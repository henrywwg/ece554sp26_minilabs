==> flow/design.v <==
module minilab1a(
	input 		          		ADC_CLK_10,
	input 		          		MAX10_CLK1_50,
	input 		          		MAX10_CLK2_50,
	output	reg	     [6:0]		HEX0,
	output	reg	     [6:0]		HEX1,
	output	reg	     [6:0]		HEX2,
	output	reg	     [6:0]		HEX3,
	output	reg	     [6:0]		HEX4,
	output	reg	     [6:0]		HEX5,
	input 		     [1:0]		KEY,
	output		     [9:0]		LEDR,
	input 		     [9:0]		SW
);
localparam DATA_WIDTH = 8;
localparam DEPTH = 8;
localparam FILL = 2'd0;
localparam EXEC = 2'd1;
localparam DONE = 2'd2;
parameter HEX_0 = 7'b1000000;		 
parameter HEX_1 = 7'b1111001;		 
parameter HEX_2 = 7'b0100100;		 
parameter HEX_3 = 7'b0110000;		 
parameter HEX_4 = 7'b0011001;		 
parameter HEX_5 = 7'b0010010;		 
parameter HEX_6 = 7'b0000010;		 
parameter HEX_7 = 7'b1111000;		 
parameter HEX_8 = 7'b0000000;		 
parameter HEX_9 = 7'b0011000;		 
parameter HEX_10 = 7'b0001000;	 
parameter HEX_11 = 7'b0000011;	 
parameter HEX_12 = 7'b1000110;	 
parameter HEX_13 = 7'b0100001;	 
parameter HEX_14 = 7'b0000110;	 
parameter HEX_15 = 7'b0001110;	 
parameter OFF   = 7'b1111111;		 
reg [1:0] state;
reg [DATA_WIDTH-1:0] datain [0:1];
reg [DATA_WIDTH*3-1:0] result;
wire rst_n;
wire [1:0] rden, wren, full, empty;
wire [DATA_WIDTH-1:0] dataout [0:1];
wire [DATA_WIDTH*3-1:0] macout;
genvar i;
generate
  for (i=0; i<2; i=i+1) begin : fifo_gen
    FIFO
    #(
    .DEPTH(DEPTH),
    .DATA_WIDTH(DATA_WIDTH)
    ) input_fifo
    (
    .clk(MAX10_CLK1_50),
    .rst_n(rst_n),
    .rden(rden[i]),
    .wren(wren[i]),
    .i_data(datain[i]),
    .o_data(dataout[i]),
    .full(full[i]),
    .empty(empty[i])
    );
  end
endgenerate
MAC
#(
.DATA_WIDTH(DATA_WIDTH)
) mac
(
.clk(MAX10_CLK1_50),
.rst_n(rst_n),
.En(&rden),
.Clr(1'b0),
.Ain(dataout[0]),
.Bin(dataout[1]),
.Cout(macout)
);
assign rst_n = KEY[0];
assign wren[0] = state == FILL;
assign wren[1] = wren[0];
assign rden[0] = state == EXEC;
assign rden[1] = rden[0];
integer j;
always @(posedge MAX10_CLK1_50 or negedge rst_n) begin
  if (~rst_n) begin
    state <= FILL;
	 result <= {(DATA_WIDTH*3){1'b0}};
	 for (j=0; j<2; j=j+1) begin
	   datain[j] <= {DATA_WIDTH{1'b0}};
	 end
  end
  else begin
    case(state)
	   FILL:
		begin
		  if (full) begin
		    state <= EXEC;
		  end
		  else begin
		    datain[0] <= datain[0] + 5;
			 datain[1] <= datain[1] + 10;
		  end
	   end	
		EXEC:
		begin
		  if (empty) begin
		    state <= DONE;
		  end
		end
		DONE:
		begin
		  result <= macout;
		end
	 endcase
  end
end
always @(*) begin
  if (state == DONE & SW[0]) begin
    case(macout[3:0])
      4'd0: HEX0 = HEX_0;
	   4'd1: HEX0 = HEX_1;
	   4'd2: HEX0 = HEX_2;
	   4'd3: HEX0 = HEX_3;
	   4'd4: HEX0 = HEX_4;
	   4'd5: HEX0 = HEX_5;
	   4'd6: HEX0 = HEX_6;
	   4'd7: HEX0 = HEX_7;
	   4'd8: HEX0 = HEX_8;
	   4'd9: HEX0 = HEX_9;
	   4'd10: HEX0 = HEX_10;
	   4'd11: HEX0 = HEX_11;
	   4'd12: HEX0 = HEX_12;
	   4'd13: HEX0 = HEX_13;
	   4'd14: HEX0 = HEX_14;
	   4'd15: HEX0 = HEX_15;
    endcase
  end
  else begin
    HEX0 = OFF;
  end
end
always @(*) begin
  if (state == DONE & SW[0]) begin
    case(macout[7:4])
      4'd0: HEX1 = HEX_0;
	   4'd1: HEX1 = HEX_1;
	   4'd2: HEX1 = HEX_2;
	   4'd3: HEX1 = HEX_3;
	   4'd4: HEX1 = HEX_4;
	   4'd5: HEX1 = HEX_5;
	   4'd6: HEX1 = HEX_6;
	   4'd7: HEX1 = HEX_7;
	   4'd8: HEX1 = HEX_8;
	   4'd9: HEX1 = HEX_9;
	   4'd10: HEX1 = HEX_10;
	   4'd11: HEX1 = HEX_11;
	   4'd12: HEX1 = HEX_12;
	   4'd13: HEX1 = HEX_13;
	   4'd14: HEX1 = HEX_14;
	   4'd15: HEX1 = HEX_15;
    endcase
  end
  else begin
    HEX1 = OFF;
  end
end
always @(*) begin
  if (state == DONE & SW[0]) begin
    case(macout[11:8])
      4'd0: HEX2 = HEX_0;
	   4'd1: HEX2 = HEX_1;
	   4'd2: HEX2 = HEX_2;
	   4'd3: HEX2 = HEX_3;
	   4'd4: HEX2 = HEX_4;
	   4'd5: HEX2 = HEX_5;
	   4'd6: HEX2 = HEX_6;
	   4'd7: HEX2 = HEX_7;
	   4'd8: HEX2 = HEX_8;
	   4'd9: HEX2 = HEX_9;
	   4'd10: HEX2 = HEX_10;
	   4'd11: HEX2 = HEX_11;
	   4'd12: HEX2 = HEX_12;
	   4'd13: HEX2 = HEX_13;
	   4'd14: HEX2 = HEX_14;
	   4'd15: HEX2 = HEX_15;
    endcase
  end
  else begin
    HEX2 = OFF;
  end
end
always @(*) begin
  if (state == DONE & SW[0]) begin
    case(macout[15:12])
      4'd0: HEX3 = HEX_0;
	   4'd1: HEX3 = HEX_1;
	   4'd2: HEX3 = HEX_2;
	   4'd3: HEX3 = HEX_3;
	   4'd4: HEX3 = HEX_4;
	   4'd5: HEX3 = HEX_5;
	   4'd6: HEX3 = HEX_6;
	   4'd7: HEX3 = HEX_7;
	   4'd8: HEX3 = HEX_8;
	   4'd9: HEX3 = HEX_9;
	   4'd10: HEX3 = HEX_10;
	   4'd11: HEX3 = HEX_11;
	   4'd12: HEX3 = HEX_12;
	   4'd13: HEX3 = HEX_13;
	   4'd14: HEX3 = HEX_14;
	   4'd15: HEX3 = HEX_15;
    endcase
  end
  else begin
    HEX3 = OFF;
  end
end
always @(*) begin
  if (state == DONE & SW[0]) begin
    case(macout[19:16])
      4'd0: HEX4 = HEX_0;
	   4'd1: HEX4 = HEX_1;
	   4'd2: HEX4 = HEX_2;
	   4'd3: HEX4 = HEX_3;
	   4'd4: HEX4 = HEX_4;
	   4'd5: HEX4 = HEX_5;
	   4'd6: HEX4 = HEX_6;
	   4'd7: HEX4 = HEX_7;
	   4'd8: HEX4 = HEX_8;
	   4'd9: HEX4 = HEX_9;
	   4'd10: HEX4 = HEX_10;
	   4'd11: HEX4 = HEX_11;
	   4'd12: HEX4 = HEX_12;
	   4'd13: HEX4 = HEX_13;
	   4'd14: HEX4 = HEX_14;
	   4'd15: HEX4 = HEX_15;
    endcase
  end
  else begin
    HEX4 = OFF;
  end
end
always @(*) begin
  if (state == DONE & SW[0]) begin
    case(macout[23:20])
      4'd0: HEX5 = HEX_0;
	   4'd1: HEX5 = HEX_1;
	   4'd2: HEX5 = HEX_2;
	   4'd3: HEX5 = HEX_3;
	   4'd4: HEX5 = HEX_4;
	   4'd5: HEX5 = HEX_5;
	   4'd6: HEX5 = HEX_6;
	   4'd7: HEX5 = HEX_7;
	   4'd8: HEX5 = HEX_8;
	   4'd9: HEX5 = HEX_9;
	   4'd10: HEX5 = HEX_10;
	   4'd11: HEX5 = HEX_11;
	   4'd12: HEX5 = HEX_12;
	   4'd13: HEX5 = HEX_13;
	   4'd14: HEX5 = HEX_14;
	   4'd15: HEX5 = HEX_15;
    endcase
  end
  else begin
    HEX5 = OFF;
  end
end
assign LEDR = {{8{1'b0}}, state};
endmodule
`default_nettype none
module FIFO
#(
  parameter DEPTH=8,
  parameter DATA_WIDTH=8   
)
(
  input  wire clk,
  input  wire rst_n,
  input  wire rden,
  input  wire wren,
  input  wire [DATA_WIDTH-1:0] i_data,
  output reg [DATA_WIDTH-1:0] o_data,
  output logic full,
  output logic empty
);
  logic [DATA_WIDTH-1:0] fifo_mem [0:DEPTH-1];
  logic [$clog2(DEPTH):0] wr_ptr, rd_ptr;  
  assign full = ~((wr_ptr[$clog2(DEPTH)-1:0] ^ rd_ptr[$clog2(DEPTH)-1:0])) & (wr_ptr[$clog2(DEPTH)] != rd_ptr[$clog2(DEPTH)]);  
  assign empty = ~|(wr_ptr ^ rd_ptr);
  always_ff @(posedge clk or negedge rst_n) begin
    if (!rst_n) begin
      o_data <= '0;
    end
    else begin
      if(rden & ~empty) begin
        o_data <= fifo_mem[rd_ptr[$clog2(DEPTH)-1:0]];
      end
      else begin
        o_data <= '0;
      end
    end
  end
  always_ff @(posedge clk or negedge rst_n) begin
    if (!rst_n) begin
      wr_ptr <= '0;
      rd_ptr <= '0;
    end
    else begin
      if(wren & ~full)  begin
        fifo_mem[wr_ptr] <= i_data;
        wr_ptr <= wr_ptr + 1;
      end
      if(rden & ~empty) begin
        rd_ptr <= rd_ptr + 1; 
      end
    end 
  end
endmodule
module MAC #
(
parameter DATA_WIDTH = 8
)
(
input clk,
input rst_n,
input En,
input Clr,
input [DATA_WIDTH-1:0] Ain,
input [DATA_WIDTH-1:0] Bin,
output [DATA_WIDTH*3-1:0] Cout
);  
reg [DATA_WIDTH*3-1:0] cum_register;
wire [DATA_WIDTH*3-1:0] intermed_product;
assign intermed_product = Ain * Bin;
assign Cout = cum_register;
always_ff @(posedge clk or negedge rst_n) begin
    if(!rst_n) begin 
        cum_register <= {DATA_WIDTH*3{1'b0}};
    end
    else begin 
        if(Clr) begin
            cum_register <= {DATA_WIDTH*3{1'b0}};
        end 
        else if (En) begin
            cum_register <= intermed_product + cum_register;
        end
    end
end
endmodule
* From RTL to reports: minilab1a
Tool output for the design above, in the order of the flow. Lines are those of the file above, counted from 1. Library cell names are shortened. The mark -- stands for no value.
Inputs: design top minilab1a, clock input MAX10_CLK1_50, cell library sky130hd, corner tt_025C_1v80

* Word level
Counts by Yosys on the flattened word-level netlist (proc, flatten, opt, wreduce). Print and check cells are left out. Cells with the same type and inputs are merged into one. Yosys's memory passes give these memory sizes; they may raise the number of words (mostly to a power of two), join words into wider ones and drop unused or constant bits.
Bit counts: memory cells 6, register bits after elaboration 202, output and inout port bits 52, input port bits 15, memory bits (read-only) 672
Memories:
- (name not given) | depth 16, width 7, rd ports 1, write ports 0, line 243 | case(macout[23:20])
- (name not given) | depth 16, width 7, rd ports 1, write ports 0, line 218 | case(macout[19:16])
- (name not given) | depth 16, width 7, rd ports 1, write ports 0, line 193 | case(macout[15:12])
- (name not given) | depth 16, width 7, rd ports 1, write ports 0, line 168 | case(macout[11:8])
- (name not given) | depth 16, width 7, rd ports 1, write ports 0, line 143 | case(macout[7:4])
- (name not given) | depth 16, width 7, rd ports 1, write ports 0, line 118 | case(macout[3:0])
Cells by class: multiplexer cells 13, add/subtract/negate cells 7, equality and inequality tests 34, reduce/logical cells 30, $mul 1, bitwise operators 16
Operator list (number):
- 8-bit by 8-bit multiplier with 16-bit output | 1
- 8-bit parallel mux with 8-bit select | 2
- 3-bit AND reduction | 17
- 3-bit equality test with constant B | 16
- 7-bit two-way mux | 6
- 24-bit adder | 1
- 3-bit by 2-bit equality test with 1-bit output with constant B | 8
- 4-bit by 1-bit adder with 4-bit output with constant B | 4
- 8-bit two-way mux | 2
- 3-bit by 1-bit equality test with 1-bit output with constant B | 4
- 3-bit logical NOT | 4
- 4-bit XOR | 2
- 4-bit OR reduction | 2
- 8-bit by 3-bit adder with 8-bit output with constant B | 1
- 8-bit by 4-bit adder with 8-bit output with constant B | 1
- 1-bit bitwise AND | 7
- 2-bit nonzero test | 3
- 1-bit inverter | 5
- 2-bit inequality test with constant B | 2
- 2-bit parallel mux with 2-bit select | 1
- 2-bit two-way mux | 2
- 1-bit inequality test | 2
- 1-bit XOR | 2
- 1-bit logical NOT | 2
- 2-bit by 1-bit equality test with 1-bit output with constant B | 1
- 2-bit equality test with constant B | 1
- 2-bit logical NOT | 1
- 2-bit AND reduction | 1

* Depth
Longest topological path by Yosys (ltp), each cell counted once; first at word level (registers and memories cut), then after technology mapping (sequential cells cut; the memories' decode and read muxes count).
Depth: word-level depth 6, ABC_AREA 0, depth in mapped cells 22

* After synthesis
Yosys stat after the flow's synthesis: flattened, memories mapped to cells. It holds for the ABC_AREA given above (unset counts as 0); a run with the other value may have another netlist.
Cell types:
- edfxtp_1 | number 120, area in all 3.6E+03 µm²
- dfrtp_1 | number 71, area in all 1.78E+03 µm²
- ha_1 | number 104, area in all 1.3E+03 µm²
- fa_1 | number 31, area in all 620.595 µm²
- nand2_1 | number 89, area in all 334.07 µm²
- and2_1 | number 53, area in all 331.568 µm²
- inv_1 | number 75, area in all 281.52 µm²
- o311ai_0 | number 27, area in all 236.477 µm²
- xnor2_1 | number 26, area in all 227.718 µm²
- o21ai_0 | number 44, area in all 220.211 µm²
- xor2_1 | number 25, area in all 218.96 µm²
- nor2_1 | number 57, area in all 213.955 µm²
- mux2_2 | number 18, area in all 202.694 µm²
- a21oi_1 | number 37, area in all 185.178 µm²
- o211ai_1 | number 21, area in all 157.651 µm²
- and3_1 | number 21, area in all 131.376 µm²
- a222oi_1 | number 12, area in all 120.115 µm²
- clkbuf_1 | number 30, area in all 112.608 µm²
Not listed: further types 47, cells in them 198.
Synthesis totals: buffer cells 44, flip-flops 191, cell count 1059, mapped area 11683.7 µm²
By module: a second synthesis without flattening, with its own total; a netlist apart from the flattened one above.
Unflattened totals: cell total of the unflattened synthesis 1126, area total of the unflattened synthesis 12695.9 µm²
Each row is one instance without its submodules.
Modules:
- FIFO | area 3213.1 µm², cells 198, sequential area 2322.2 µm², times used 2
- MAC (DATA_WIDTH=8) | area 3871.2 µm², cells 442, sequential area 600.6 µm², times used 1
- minilab1a | area 2398.6 µm², cells 288, sequential area 425.4 µm², times used 1

* Timing after synthesis
Path of least setup slack by OpenSTA after synthesis, without wires, with an ideal clock, recovery checks aside; 20% of the period is set as input and as output delay. Where synthesis merged equal registers, the netlist keeps one of their names.
Path after synthesis: path kind register to register, start register fifo_gen[1].input_fifo.o_data[7], end register mac.cum_register[19], path buffers 1, delay of the path 5.333 ns, setup slack 0.696 ns, stages 21, launch time at the first pin 0.000 ns, data required time 5.899 ns, arrival time 5.202 ns, period 6.03 ns, synthesis period reached 5.334 ns
"delay of the path" is the arrival time less input delay plus setup time. "stages": output pins that drive a net of the path, with the launching flip-flop's if there is one; two outputs of one cell count as two. "synthesis period reached" = period - worst setup slack (recovery checks aside). The figure is calculated, with input and output delays left at 20% of the set period. The rows between start and end are the longest chain of elaborated cells between them; the timing report does not say that the signal goes this way. Where chains are equally long, one stands for them. A line is the first line of the expression or statement that the cell stems from. Yosys adds cells for indexed reads and writes and turns some case tables into memories. A register here has more assigning lines than the two given.
Between the ends, after synthesis: cell sequence dfrtp_1 > nand2_1 > fa_1 > fa_1 > inv_1 > fa_1 > inv_1 > fa_1 > inv_1 > ha_1 > a21oi_1 > o21ai_0 > o41ai_1 > xnor2_1 > ha_1 > clkbuf_1 > a31oi_1 > a311oi_1 > o41a_1 > nor4b_1 > or3b_1, cells in the longest elaborated chain 2
Ends and longest elaborated chain, after synthesis:
- from (decl) | line 280 | output reg [DATA_WIDTH-1:0] o_data,
- from (assign) | line 290 | o_data <= '0;
- from (assign) | line 294 | o_data <= fifo_mem[rd_ptr[$clog2(DEPTH)-1:0]];
- 8-bit by 8-bit multiplier with 16-bit output | line 332
- 24-bit adder | line 343
- to (assign) | line 340 | cum_register <= {DATA_WIDTH*3{1'b0}};
- to (assign) | line 343
- to (decl) | line 330 | reg [DATA_WIDTH*3-1:0] cum_register;

* Path in the finished layout
Path of least setup slack in the final report of flow run 1 (OpenROAD, finished layout, wires in). Where an end is a register, its clock arrival counts in the times.
Path after layout: path kind input to output, start input port SW[0], end output port HEX4[1], arrival time 4.54 ns, stages 7, external output delay 2.10 ns, launch time at the first pin 2.10 ns, external input delay 2.10 ns, path buffers 4, data required time 8.40 ns, setup slack 3.86 ns, period 10.5 ns
The rows between start and end are the longest chain of elaborated cells between them; the timing report does not say that the signal goes this way. Where chains are equally long, one stands for them.
Between the ends, after layout: cell sequence clkdlybuf4s50_1 > nand2_1 > nor2_1 > clkbuf_1 > clkbuf_1 > o211ai_1 > clkdlybuf4s50_1, cells in the longest elaborated chain 2
Ends and longest elaborated chain, after layout:
- from (decl) | line 13 | input [9:0] SW
- 1-bit bitwise AND | line 217 | if (state == DONE & SW[0]) begin
- 7-bit two-way mux | line 217
- to (decl) | line 9 | output reg [6:0] HEX4,

Add stored flow runs of minilab1a

Measured results for minilab1a: 2 stored runs of the Yosys and OpenROAD flow on sky130hd. The settings differ; the order carries no meaning. The constraints put input and output delay at 20% of the set period each and load the outputs with 0.01 pF.
"clock period achieved" is the run's clock period less its worst setup slack. It is reckoned from that one timing run; input and output delays stay at 20% of the period that was set.
"time of the worst setup path" is the time allowed to the run's worst setup path (the clock period less input and output delay, where it has them) less its slack. Clock arrival times count: a late capture clock shortens it, a late launch clock lengthens it.
By "power consumption" is meant OpenSTA's value without simulated activity: inputs other than the clock are taken to toggle once in ten clock periods, and the tool carries that through the logic.

* Flow run 1 | settings: period_ns 10.5; CORE_UTILIZATION 60; PLACE_DENSITY 0.46; CORE_ASPECT_RATIO 1.42; CORE_MARGIN 7; CELL_PAD_IN_SITES_DETAIL_PLACEMENT 0; ABC_AREA 0; GPL_TIMING_DRIVEN 0; CTS_CLUSTER_SIZE 67; CTS_CLUSTER_DIAMETER 289; SLEW_MARGIN 25; MIN_ROUTING_LAYER met1; CAP_MARGIN 20 | results: setup total negative slack 0.000 ns; power consumption 0.001484 W; worst hold slack in the final report 0.495 ns; time of the worst setup path 2.44 ns; class of the worst setup path input to output; post-route utilization 0.69; smallest setup slack 3.858 ns; area of the standard cells in the finished layout 13112.6 µm²; chip area after synthesis (Yosys) 11683.7 µm²; clock period achieved 6.642 ns; die size 23636.3 µm²
* Flow run 2 | settings: period_ns 10.5; CORE_UTILIZATION 64; PLACE_DENSITY 0.39; HOLD_SLACK_MARGIN 0.3; CORE_MARGIN 2; TNS_END_PERCENT 35; CTS_CLUSTER_SIZE 74; CAP_MARGIN 40; MIN_ROUTING_LAYER met1; SLEW_MARGIN 20 | results: area of the standard cells in the finished layout 12941.2 µm²; post-route utilization 0.72; clock period achieved 6.301 ns; chip area after synthesis (Yosys) 11683.7 µm²; power consumption 0.00147 W; worst hold slack in the final report 0.487 ns; smallest setup slack 4.199 ns; time of the worst setup path 2.10 ns; class of the worst setup path input to output; setup total negative slack 0.000 ns; die size 19353.0 µm²
